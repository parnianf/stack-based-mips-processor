==> flow/design.v <==
`timescale 1ns/1ns
module Controller(clk, rst, OPC, push, pop, tos, PCWrite, PCWriteCond, IorD, MemWrite, MemRead, IRWrite, StackSrc, ldA, ldB, ALUSrcB, PCSrc,ALUSrcA, ALUControl);
  input clk, rst;
  input [2:0] OPC;
  output push, pop, tos, PCWrite, PCWriteCond, IorD, MemWrite, MemRead, IRWrite, StackSrc, ldA, ldB, ALUSrcB, PCSrc;
  reg push, pop, tos, PCWrite, PCWriteCond, IorD, MemWrite, MemRead, IRWrite, StackSrc, ldA, ldB, ALUSrcB, PCSrc;
  output [1:0] ALUSrcA, ALUControl;
  reg [1:0] ALUSrcA, ALUControl;
  reg [4:0] ns, ps;
  parameter [4:0] IF = 0, ID = 1, A = 2, B = 3, C = 4, D = 5, E = 6, F = 7, G = 8, H = 9, I = 10,
                  J = 11, K = 12, L = 13, M = 14, N = 15, O = 16, P = 17, Q = 18, R = 19, S = 20, T = 21;
  always@(ps, OPC)begin
    ns = IF;
    case(ps)
      IF : ns = ID;
      ID : 
        case(OPC)
          3'b000 : ns = A;
          3'b001 : ns = A;
          3'b010 : ns = A;
          3'b011 : ns = I;
          3'b100 : ns = O;
          3'b101 : ns = L;
          3'b110 : ns = T;
          3'b111 : ns = Q;     
        endcase
      A : ns = B;
      B : ns = C;
      C : ns = D;
      D : 
        case(OPC)
          3'b000 : ns = E;
          3'b001 : ns = F;
          3'b010 : ns = G;
        endcase
      E : ns = H;
      F : ns = H;
      G : ns = H;
      H : ns = IF;
      I : ns = J;
      J : ns = K;
      K : ns = H;
      L : ns = M;
      M : ns = N;
      N : ns = IF;
      O : ns = P;
      P : ns = IF; 
      Q : ns = R;
      R : ns = S;
      S : ns = IF;
      T : ns = IF;
    endcase
  end
  always@(ps)begin
    {push, pop, tos, PCWrite, PCWriteCond, IorD, MemWrite, MemRead, IRWrite, StackSrc, ldA, ldB, ALUSrcB, PCSrc, ALUSrcA, ALUControl} = 18'd0;
    case(ps)
      IF : {MemRead, IRWrite, ALUSrcB,PCWrite} = 4'b1111;
      ID : ;
      A : pop = 1'b1;
      B : ldA = 1'b1;
      C : pop = 1'b1;
      D : ldB = 1'b1;
      E : ALUSrcA = 2'b10;
      F : begin ALUSrcA = 2'b10; ALUControl = 2'b01; end
      G : begin ALUSrcA = 2'b10; ALUControl = 2'b10; end
      H : push = 1'b1;
      I : pop = 1'b1;
      J : ldB = 1'b1;
      K : begin ALUSrcA = 2'b01; ALUControl = 2'b01; end
      L : pop = 1'b1;
      M : ldA = 1'b1;
      N : {IorD, MemWrite} = 2'b11;
      O : {IorD, MemRead} = 2'b11;
      P : {StackSrc, push} = 2'b11;
      Q : tos = 1'b1;
      R : ldA = 1'b1;
      S : {PCWriteCond, PCSrc} = 2'b11;
      T : {PCSrc, PCWrite} = 2'b11;
    endcase
  end
  always@(posedge clk, posedge rst)begin
    if(rst)
      ps <= IF;
    else
      ps <= ns;
  end
endmodule
## Tool chain data of Controller

The steps from the RTL of Controller to its reports follow in flow order.
Line numbers count from 1 in the design file above.
The mark -- stands for no value.

| design | value |
|---|---|
| top module | Controller |
| clock | clk |
| cell library | sky130hd |
| corner | tt_025C_1v80 |

## Word level

Yosys after proc, flatten, opt, wreduce and memory -nomap, before mapping. Enables and synchronous resets that opt folds into registers are not counted as muxes. Memory bits, and registers merged into a memory's read port (data or address), are not among the register bits. Print and check cells are not counted. Equal cells are merged and count once.
Memory sizes are those after Yosys's memory passes, which may raise the word count (mostly to a power of two), join words into wider ones and drop unused or constant bits.

| operators by class | value |
|---|---|
| add/subtract/negate cells | 0 |
| multipliers | 0 |
| div/mod/pow operators | 0 |
| magnitude comparators | 0 |
| equal/unequal tests | 18 |
| shifts and indexed selects | 0 |
| mux-type cells | 2 |
| bitwise operators | 0 |
| reduce/logical cells | 3 |

Operators by type and width:

| kind | count |
|---|---|
| 5-bit parallel mux with 14-bit select | 1 |
| 5-bit by 4-bit equality test with 1-bit output with constant B | 6 |
| 5-bit by 3-bit equality test with 1-bit output with constant B | 4 |
| 5-bit equality test with constant B | 3 |
| 4-bit parallel mux with 3-bit select | 1 |
| 5-bit by 2-bit equality test with 1-bit output with constant B | 2 |
| 5-bit by 1-bit equality test with 1-bit output with constant B | 1 |
| 5-bit logical NOT | 1 |
| 4-bit OR reduction | 1 |
| 3-bit by 1-bit equality test with 1-bit output with constant B | 1 |
| 3-bit by 2-bit equality test with 1-bit output with constant B | 1 |
| 3-bit logical NOT | 1 |

| storage and ports | value |
|---|---|
| bits in registers | 5 |
| latch bits | 0 |
| memory bits (writable) | 0 |
| memory bits (read-only) | 616 |
| clocked read ports x word width | 0 |
| memory cells | 2 |
| cells after elaboration | 26 |

Memory list:

| name | words | bits a word | read ports | wr ports | RTL line | source |
|---|---|---|---|---|---|---|
| (no name shown) | 32 | 18 | 1 | 0 | 56 | `case(ps)` |
| (no name shown) | 8 | 5 | 1 | 0 | 17 | `case(OPC)` |

## Logic depth

Longest topological path by Yosys (ltp), each cell counted once; first at word level (registers and memories cut), then after technology mapping (sequential cells cut; the memories' decode and read muxes count).

| logic depth | value |
|---|---|
| depth in word-level cells | 3 |
| ABC_AREA | 0 |
| depth in mapped cells | 5 |
| depth with buffers taken out | 5 |

## Netlist

The flow's flattened synthesis, as Yosys stat reports it; memories are mapped. The netlist is that of the ABC_AREA named above (0 if unset); the other value can give another one.
Totals and module areas in this step are rounded.

| mapped netlist | value |
|---|---|
| mapped cells | 99 |
| cell area after synthesis | 733 um2 |
| mapped flip-flops | 5 |
| buffer cells | 11 |

Cell types:

| type | count | area in all (um2) |
|---|---|---|
| sky130_fd_sc_hd__dfrtp_1 | 5 | 125.12 |
| sky130_fd_sc_hd__ha_1 | 5 | 62.56 |
| sky130_fd_sc_hd__nor2b_1 | 6 | 37.536 |
| sky130_fd_sc_hd__buf_2 | 6 | 30.029 |
| sky130_fd_sc_hd__nor3_1 | 6 | 30.029 |
| sky130_fd_sc_hd__and3_1 | 4 | 25.024 |
| sky130_fd_sc_hd__nand2b_1 | 4 | 25.024 |
| sky130_fd_sc_hd__buf_4 | 3 | 22.522 |
| sky130_fd_sc_hd__nand2_1 | 6 | 22.522 |
| sky130_fd_sc_hd__nor2_1 | 6 | 22.522 |
| sky130_fd_sc_hd__nand3_1 | 4 | 20.019 |
| sky130_fd_sc_hd__and2_1 | 3 | 18.768 |
| sky130_fd_sc_hd__nand4_1 | 3 | 18.768 |
| sky130_fd_sc_hd__a21o_1 | 2 | 15.014 |
| sky130_fd_sc_hd__a22oi_1 | 2 | 15.014 |
| sky130_fd_sc_hd__nor3b_1 | 2 | 15.014 |
| sky130_fd_sc_hd__nor4_1 | 2 | 12.512 |
| sky130_fd_sc_hd__or3_1 | 2 | 12.512 |

Not listed: further types 23, cells in them 28.

## Path before layout

OpenSTA on the mapped netlist: ideal clock, no wires. The path of least setup slack (recovery checks aside). Input and output delay are each 20% of the period. Register names are those of the netlist, which keeps one name where synthesis merged equal registers.

| timing path post-synthesis | value |
|---|---|
| kind | reg-to-output |
| start | register ps[0] |
| end | output IorD |
| clock period | 1.63 ns |
| output delay | 0.326 ns |
| launch time at the first pin | 0.000 ns |
| arrival | 1.304 ns |
| data required time | 1.304 ns |
| slack | 0.000 ns |
| delay of the path | 1.304 ns |
| stages on the path | 4 |
| path buffers | 1 |
| synthesis period reached | 1.63 ns |

"delay of the path" is the arrival time less input delay plus setup time.
A path that ends at an output port has no setup time.
"stages on the path": output pins that drive a net of the path, with the launching flip-flop's if there is one; two outputs of one cell count as two.
"synthesis period reached" = period - worst setup slack (recovery checks aside). The figure is calculated, with input and output delays left at 20% of the set period.
The rows between start and end are the longest chain of elaborated cells between them; the timing report does not say that the signal goes this way. Where chains are equally long, one stands for them.
A line is the first line of the expression or statement that the cell stems from. Yosys adds cells for indexed reads and writes and turns some case tables into memories.
A memory read counts as a cell of the chain, while the word-level depth stops at memories.

| on the way, post-synthesis | value |
|---|---|
| path through | sky130_fd_sc_hd__dfrtp_1 sky130_fd_sc_hd__buf_4 sky130_fd_sc_hd__nor4_1 sky130_fd_sc_hd__a21o_1 |
| cells in the longest elaborated chain | 1 |
| elaborated cells on any way between the ends | 1 |
| classes of those cells | 1 x memory |

RTL lines, path post-synthesis:

| element | RTL line | source |
|---|---|---|
| from (decl) | 9 | `reg [4:0] ns, ps;` |
| from (assign) | 83 | `ps <= IF;` |
| from (assign) | 85 | `ps <= ns;` |
| memory read 32 x 18 bit | 56 | `case(ps)` |
| to (decl) | 5 | `output push, pop, tos, PCWrite, PCWriteCond, IorD, MemWrite, MemRead, IRWrite, StackSrc, ldA, ldB, ALUSrcB, PC ...` |

Nets of the timed path that keep an RTL name, with a line that drives or declares them; the list need not be complete.

Named nets, post-synthesis:

| net | RTL line |
|---|---|
| MemRead | 56 |

## Timing after layout

From the final timing report of stored run 1: the path of least setup slack in the routed layout; clock arrival at registers is part of the times.

| timing path after layout | value |
|---|---|
| kind | reg-to-output |
| start | register ps[2] |
| end | output PCWrite |
| clock period | 1.18 ns |
| output delay | 0.24 ns |
| launch time at the first pin | 0.24 ns |
| arrival | 1.51 ns |
| data required time | 0.94 ns |
| slack | -0.56 ns |
| stages on the path | 5 |
| path buffers | 2 |

The rows between start and end are the longest chain of elaborated cells between them; the timing report does not say that the signal goes this way. Where chains are equally long, one stands for them.
A memory read counts as a cell of the chain, while the word-level depth stops at memories.

| on the way, after layout | value |
|---|---|
| path through | sky130_fd_sc_hd__dfrtp_2 sky130_fd_sc_hd__buf_6 sky130_fd_sc_hd__or3_4 sky130_fd_sc_hd__a211oi_2 sky130_fd_sc_hd__buf_2 |
| cells in the longest elaborated chain | 1 |
| elaborated cells on any way between the ends | 1 |
| classes of those cells | 1 x memory |

RTL lines, path after layout:

| element | RTL line | source |
|---|---|---|
| from (decl) | 9 | `reg [4:0] ns, ps;` |
| from (assign) | 83 | `ps <= IF;` |
| from (assign) | 85 | `ps <= ns;` |
| memory read 32 x 18 bit | 56 | `case(ps)` |
| to (decl) | 5 | `output push, pop, tos, PCWrite, PCWriteCond, IorD, MemWrite, MemRead, IRWrite, StackSrc, ldA, ldB, ALUSrcB, PC ...` |

--- measured runs ---
2 stored runs of Controller in the flow (synthesis by Yosys, layout by OpenROAD, sky130hd cells), in arbitrary order. Constraints: input delay and output delay 20% of the set period each, output load 0.01 pF.
By "clock period achieved" is meant the clock period of the run minus its worst setup slack. This is arithmetic on one report: input and output delays are still those of the set period (20% each).
"worst setup path time" is the time allowed to the run's worst setup path (the clock period less input and output delay, where it has them) less its slack. Clock arrival times count: a late capture clock shortens it, a late launch clock lengthens it.
"total power after layout" rests on the timing tool's default activity at the inputs, not on a simulated workload.
Measured values are rounded.
Settings: -- = not set for that run.

| item | stored run 1 | stored run 2 |
|---|---|---|
| period_ns | 1.18 | 3.1 |
| CORE_UTILIZATION | 31 | 27 |
| PLACE_DENSITY | 0.94 | 0.68 |
| TNS_END_PERCENT | 95 | 50 |
| SLEW_MARGIN | 5 | 20 |
| MIN_ROUTING_LAYER | met2 | -- |
| CAP_MARGIN | 20 | 0 |
| CORE_MARGIN | 2 | 5 |
| ABC_AREA | -- | 0 |
| GPL_ROUTABILITY_DRIVEN | -- | 0 |
| CTS_CLUSTER_DIAMETER | -- | 91 |
| post-synthesis cell area (um2) | 733 | 733 |
| summed negative setup slack (ns) | -10.6 | 0.000 |
| std-cell area (final layout) (um2) | 1,710 | 957 |
| worst setup slack after layout (ns) | -0.564 | 0.264 |
| total power after layout (mW) | 4.71 | 0.836 |
| worst setup path time (ns) | 1.51 | 2.22 |
| worst setup path type | reg-to-output | reg-to-output |
| clock period achieved (ns) | 1.744 | 2.836 |
| full die area (um2) | 2,770 | 3,860 |
| utilization (%) | 76.4 | 37.6 |
--- end ---
